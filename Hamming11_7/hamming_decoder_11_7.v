==> flow/design.v <==
module hamming_decoder_11_7 (
    input [10:0] encoded_in,    
    input areset_n,             
    input clk,                  
    output reg [6:0] data_out,  
    output reg error_flag,      
    output reg corrected_flag   
);
    reg [3:0] syndrome;     
    reg [10:0] corrected;   
    wire s1 = encoded_in[0];    
    wire s2 = encoded_in[1];    
    wire s4 = encoded_in[3];    
    wire s8 = encoded_in[7];    
    wire [6:0] data_in = {encoded_in[10], encoded_in[9], encoded_in[8], encoded_in[6], encoded_in[5], encoded_in[4], encoded_in[2]};  
    always @(posedge clk or negedge areset_n) begin
        if (!areset_n) begin
            data_out <= 7'b0;
            error_flag <= 0;
            corrected_flag <= 0;
        end else begin
            syndrome[0] <= s1 ^ encoded_in[2] ^ encoded_in[4] ^ encoded_in[6] ^ encoded_in[8] ^ encoded_in[10];
            syndrome[1] <= s2 ^ encoded_in[2] ^ encoded_in[5] ^ encoded_in[6] ^ encoded_in[9] ^ encoded_in[10];
            syndrome[2] <= s4 ^ encoded_in[4] ^ encoded_in[5] ^ encoded_in[6];
            syndrome[3] <= s8 ^ encoded_in[8] ^ encoded_in[9] ^ encoded_in[10];
            if (syndrome != 4'b0000) begin
                error_flag <= 1;
                corrected <= encoded_in;
                corrected[syndrome] <= ~corrected[syndrome];  
                corrected_flag <= 1;
                data_out <= {corrected[10], corrected[9], corrected[8], corrected[6], corrected[5], corrected[4], corrected[2]};  
            end else begin
                error_flag <= 0;
                corrected_flag <= 0;
                data_out <= data_in;   
            end
        end
    end
endmodule
## Step by step through the tools: hamming_decoder_11_7

The steps from the RTL of hamming_decoder_11_7 to its reports follow in flow order.
Lines are those of the file above, counted from 1.
The mark n/a stands for no value.

| inputs | value |
|---|---|
| top | hamming_decoder_11_7 |
| clock port | clk |
| cell library | sky130hd |
| library corner | tt_025C_1v80 |

## Elaborated design

Source: Yosys, flattened and elaborated, memories not mapped. Widths are those after wreduce. Registers that Yosys merges into a memory's read port (data or address) are not register bits. Print and check cells do not count. Equal cells are merged and count once.

| cells by class | value |
|---|---|
| add/subtract/negate cells | 1 |
| $mul | 0 |
| div/mod/pow operators | 0 |
| magnitude comparators | 0 |
| equal/unequal tests | 0 |
| shift-type cells | 3 |
| mux-type cells | 2 |
| bitwise gates (word level) | 20 |
| reduce/logical cells | 2 |

Operators with widths:

| operator | count |
|---|---|
| 1-bit XOR | 16 |
| 1-bit by 5-bit variable shift with 11-bit output | 1 |
| 1-bit by 5-bit variable shift with 11-bit output with constant A | 1 |
| 11-bit bitwise AND | 1 |
| 11-bit OR | 1 |
| 11-bit by 4-bit indexed select with 1-bit output | 1 |
| 11-bit NOT | 1 |
| 7-bit two-way mux | 1 |
| 4-bit negation with 5-bit output | 1 |
| 4-bit nonzero test | 1 |
| 2-bit AND reduction | 1 |
| 1-bit NOT | 1 |
| 1-bit two-way mux | 1 |

| bit counts | value |
|---|---|
| flip-flop bits (word level) | 23 |
| bits in latches | 0 |
| memory bits (writable) | 0 |
| bits in read-only memories | 0 |
| clocked read ports x word width | 0 |
| memory cells | 0 |
| input bits | 13 |
| output and inout port bits | 9 |

## Depth

Longest topological path by Yosys (ltp), each cell counted once; first at word level (registers and memories cut), then after technology mapping (sequential cells cut; the memories' decode and read muxes count).

| depth | value |
|---|---|
| word-level depth | 5 |
| ABC_AREA | 0 |
| mapped depth | 8 |
| gate-level depth less buffers | 7 |

## Netlist

Yosys stat after the flow's synthesis: flattened, memories mapped to cells. It holds for the ABC_AREA given above (unset counts as 0); a run with the other value may have another netlist.

| synthesis totals | value |
|---|---|
| cells in the netlist | 128 |
| mapped area | 1,380.1 µm² |
| sequential area | 650.6 µm² |
| mapped flip-flops | 23 |
| buffer cells | 5 |

Cell types:

| cell type | count | total area (µm²) |
|---|---|---|
| sky130_fd_sc_hd__edfxtp_1 | 15 | 450.432 |
| sky130_fd_sc_hd__dfrtp_1 | 8 | 200.192 |
| sky130_fd_sc_hd__nand2_1 | 31 | 116.362 |
| sky130_fd_sc_hd__xnor2_1 | 12 | 105.101 |
| sky130_fd_sc_hd__a32o_1 | 5 | 50.048 |
| sky130_fd_sc_hd__ha_1 | 4 | 50.048 |
| sky130_fd_sc_hd__mux2_2 | 4 | 45.043 |
| sky130_fd_sc_hd__mux4_1 | 1 | 26.275 |
| sky130_fd_sc_hd__mux4_2 | 1 | 22.522 |
| sky130_fd_sc_hd__nor2_1 | 6 | 22.522 |
| sky130_fd_sc_hd__a22o_2 | 2 | 20.019 |
| sky130_fd_sc_hd__xor2_1 | 2 | 17.517 |
| sky130_fd_sc_hd__a21oi_4 | 1 | 16.266 |
| sky130_fd_sc_hd__o32ai_2 | 1 | 16.266 |
| sky130_fd_sc_hd__a21oi_1 | 3 | 15.014 |
| sky130_fd_sc_hd__buf_2 | 3 | 15.014 |
| sky130_fd_sc_hd__nand3_1 | 3 | 15.014 |
| sky130_fd_sc_hd__nor3_1 | 3 | 15.014 |

Other cell types: 18; their cells: 23.

## Path before layout

Path of least setup slack by OpenSTA after synthesis, without wires, with an ideal clock, recovery checks aside; 20% of the period is set as input and as output delay. Where synthesis merged equal registers, the netlist keeps one of their names.

| timing after synthesis | value |
|---|---|
| kind | register -> register |
| start | register syndrome[0] |
| end | register corrected[8] |
| period | 2.97 ns |
| library setup time | 0.260 ns |
| launch time at the first pin | 0.000 ns |
| arrival time | 1.993 ns |
| data required time | 2.710 ns |
| path slack | 0.717 ns |
| delay of the path | 2.253 ns |
| driving pins on the path | 9 |
| buffers on the path | 1 |
| synthesis period reached | 2.253 ns |

"delay of the path" is the arrival time less input delay plus setup time.
"driving pins on the path" counts driving pins, that of a launching flip-flop among them; a cell with two outputs on the path counts twice.
"synthesis period reached" is the clock period less the worst setup slack; recovery checks do not enter. This is arithmetic on one report: input and output delays are still those of the set period (20% each).
Between the ends stands the longest chain of elaborated cells between them, by number of cells; it is not shown to be the way that was timed. Of several equally long chains one is given.
Each line given opens the expression or statement behind the cell; cells for indexed reads and writes are added by Yosys, which also makes memories of some case tables.
The path ends at the data pin of a flip-flop with enable; ways to the enable are not counted.

| between the ends, after synthesis | value |
|---|---|
| cells stage by stage | sky130_fd_sc_hd__edfxtp_1 sky130_fd_sc_hd__buf_6 sky130_fd_sc_hd__inv_1 sky130_fd_sc_hd__ha_1 sky130_fd_sc_hd__o21ai_0 sky130_fd_sc_hd__mux2_2 sky130_fd_sc_hd__o21ai_1 sky130_fd_sc_hd__nand3_1 sky130_fd_sc_hd__mux2_2 |
| cells in the longest elaborated chain | 5 |
| elaborated cells on any way between the ends | 8 |
| RTL lines with such cells | 1 |

Ends and longest elaborated chain, after synthesis:

| item | RTL line | source |
|---|---|---|
| from (decl) | 9 | `reg [3:0] syndrome;` |
| from (assign) | 22 | `syndrome[0] <= s1 ^ encoded_in[2] ^ encoded_in[4] ^ encoded_in[6] ^ encoded_in[8] ^ encoded_in[10];` |
| 4-bit negation with 5-bit output | 29 | `corrected[syndrome] <= ~corrected[syndrome];` |
| 1-bit by 5-bit variable shift with 11-bit output | 29 |  |
| 11-bit NOT | 29 |  |
| 11-bit bitwise AND | 29 |  |
| 11-bit OR | 29 |  |
| to (assign) | 28 | `corrected <= encoded_in;` |
| to (assign) | 29 |  |
| to (decl) | 10 | `reg [10:0] corrected;` |

## Path in the finished layout

From the final timing report of job 1: the path of least setup slack in the routed layout; clock arrival at registers is part of the times.

| timing post-layout | value |
|---|---|
| kind | register -> register |
| start | register syndrome[0] |
| end | register corrected[8] |
| period | 2.98 ns |
| library setup time | 0.23 ns |
| launch time at the first pin | 0.32 ns |
| arrival time | 2.70 ns |
| data required time | 3.06 ns |
| path slack | 0.37 ns |
| driving pins on the path | 8 |
| buffers on the path | 0 |

Between the ends stands the longest chain of elaborated cells between them, by number of cells; it is not shown to be the way that was timed. Of several equally long chains one is given.
The path ends at the data pin of a flip-flop with enable; ways to the enable are not counted.

| between the ends, post-layout | value |
|---|---|
| cells stage by stage | sky130_fd_sc_hd__edfxtp_1 sky130_fd_sc_hd__inv_1 sky130_fd_sc_hd__ha_1 sky130_fd_sc_hd__o21ai_0 sky130_fd_sc_hd__mux2_2 sky130_fd_sc_hd__o21ai_1 sky130_fd_sc_hd__nand3_1 sky130_fd_sc_hd__mux2_2 |
| cells in the longest elaborated chain | 5 |
| elaborated cells on any way between the ends | 8 |
| RTL lines with such cells | 1 |

Ends and longest elaborated chain, post-layout:

| item | RTL line | source |
|---|---|---|
| from (decl) | 9 | `reg [3:0] syndrome;` |
| from (assign) | 22 | `syndrome[0] <= s1 ^ encoded_in[2] ^ encoded_in[4] ^ encoded_in[6] ^ encoded_in[8] ^ encoded_in[10];` |
| 4-bit negation with 5-bit output | 29 | `corrected[syndrome] <= ~corrected[syndrome];` |
| 1-bit by 5-bit variable shift with 11-bit output | 29 |  |
| 11-bit NOT | 29 |  |
| 11-bit bitwise AND | 29 |  |
| 11-bit OR | 29 |  |
| to (assign) | 28 | `corrected <= encoded_in;` |
| to (assign) | 29 |  |
| to (decl) | 10 | `reg [10:0] corrected;` |

Ticket comment

hamming_decoder_11_7 through Yosys and OpenROAD on sky130hd: 2 stored runs, unordered, with their settings and measured results. The constraints put input and output delay at 20% of the set period each and load the outputs with 0.01 pF.
"achieved clock period" means the clock period less the worst setup slack. The figure is calculated, with input and output delays left at 20% of the set period.
"total design power" rests on the timing tool's default activity at the inputs, not on a simulated workload.
Among the settings, n/a means not set for that run.
A result given as n/a is not shown for that run.

| name | job 1 | job 2 |
|---|---|---|
| period_ns | 2.98 | 2.25 |
| CAP_MARGIN | 20 | 20 |
| CORE_MARGIN | 2 | 2 |
| CORE_UTILIZATION | 40 | 72 |
| SLEW_MARGIN | 20 | 10 |
| SETUP_SLACK_MARGIN | n/a | -0.04 |
| PLACE_DENSITY_LB_ADDON | n/a | 0.19 |
| CORE_ASPECT_RATIO | n/a | 0.51 |
| CELL_PAD_IN_SITES_DETAIL_PLACEMENT | n/a | 2 |
| TNS_END_PERCENT | n/a | 80 |
| Yosys chip area after synthesis (µm²) | 1,380.1 | n/a |
| full die area (µm²) | 3,936.3 | n/a |
| utilization after layout (%) | 49.9 | n/a |
| smallest setup slack (ns) | 0.368 | n/a |
| total design power (mW) | 0.9503 | n/a |
| achieved clock period (ns) | 2.612 | n/a |

Job 2: no final report: placement broke off with a tool error
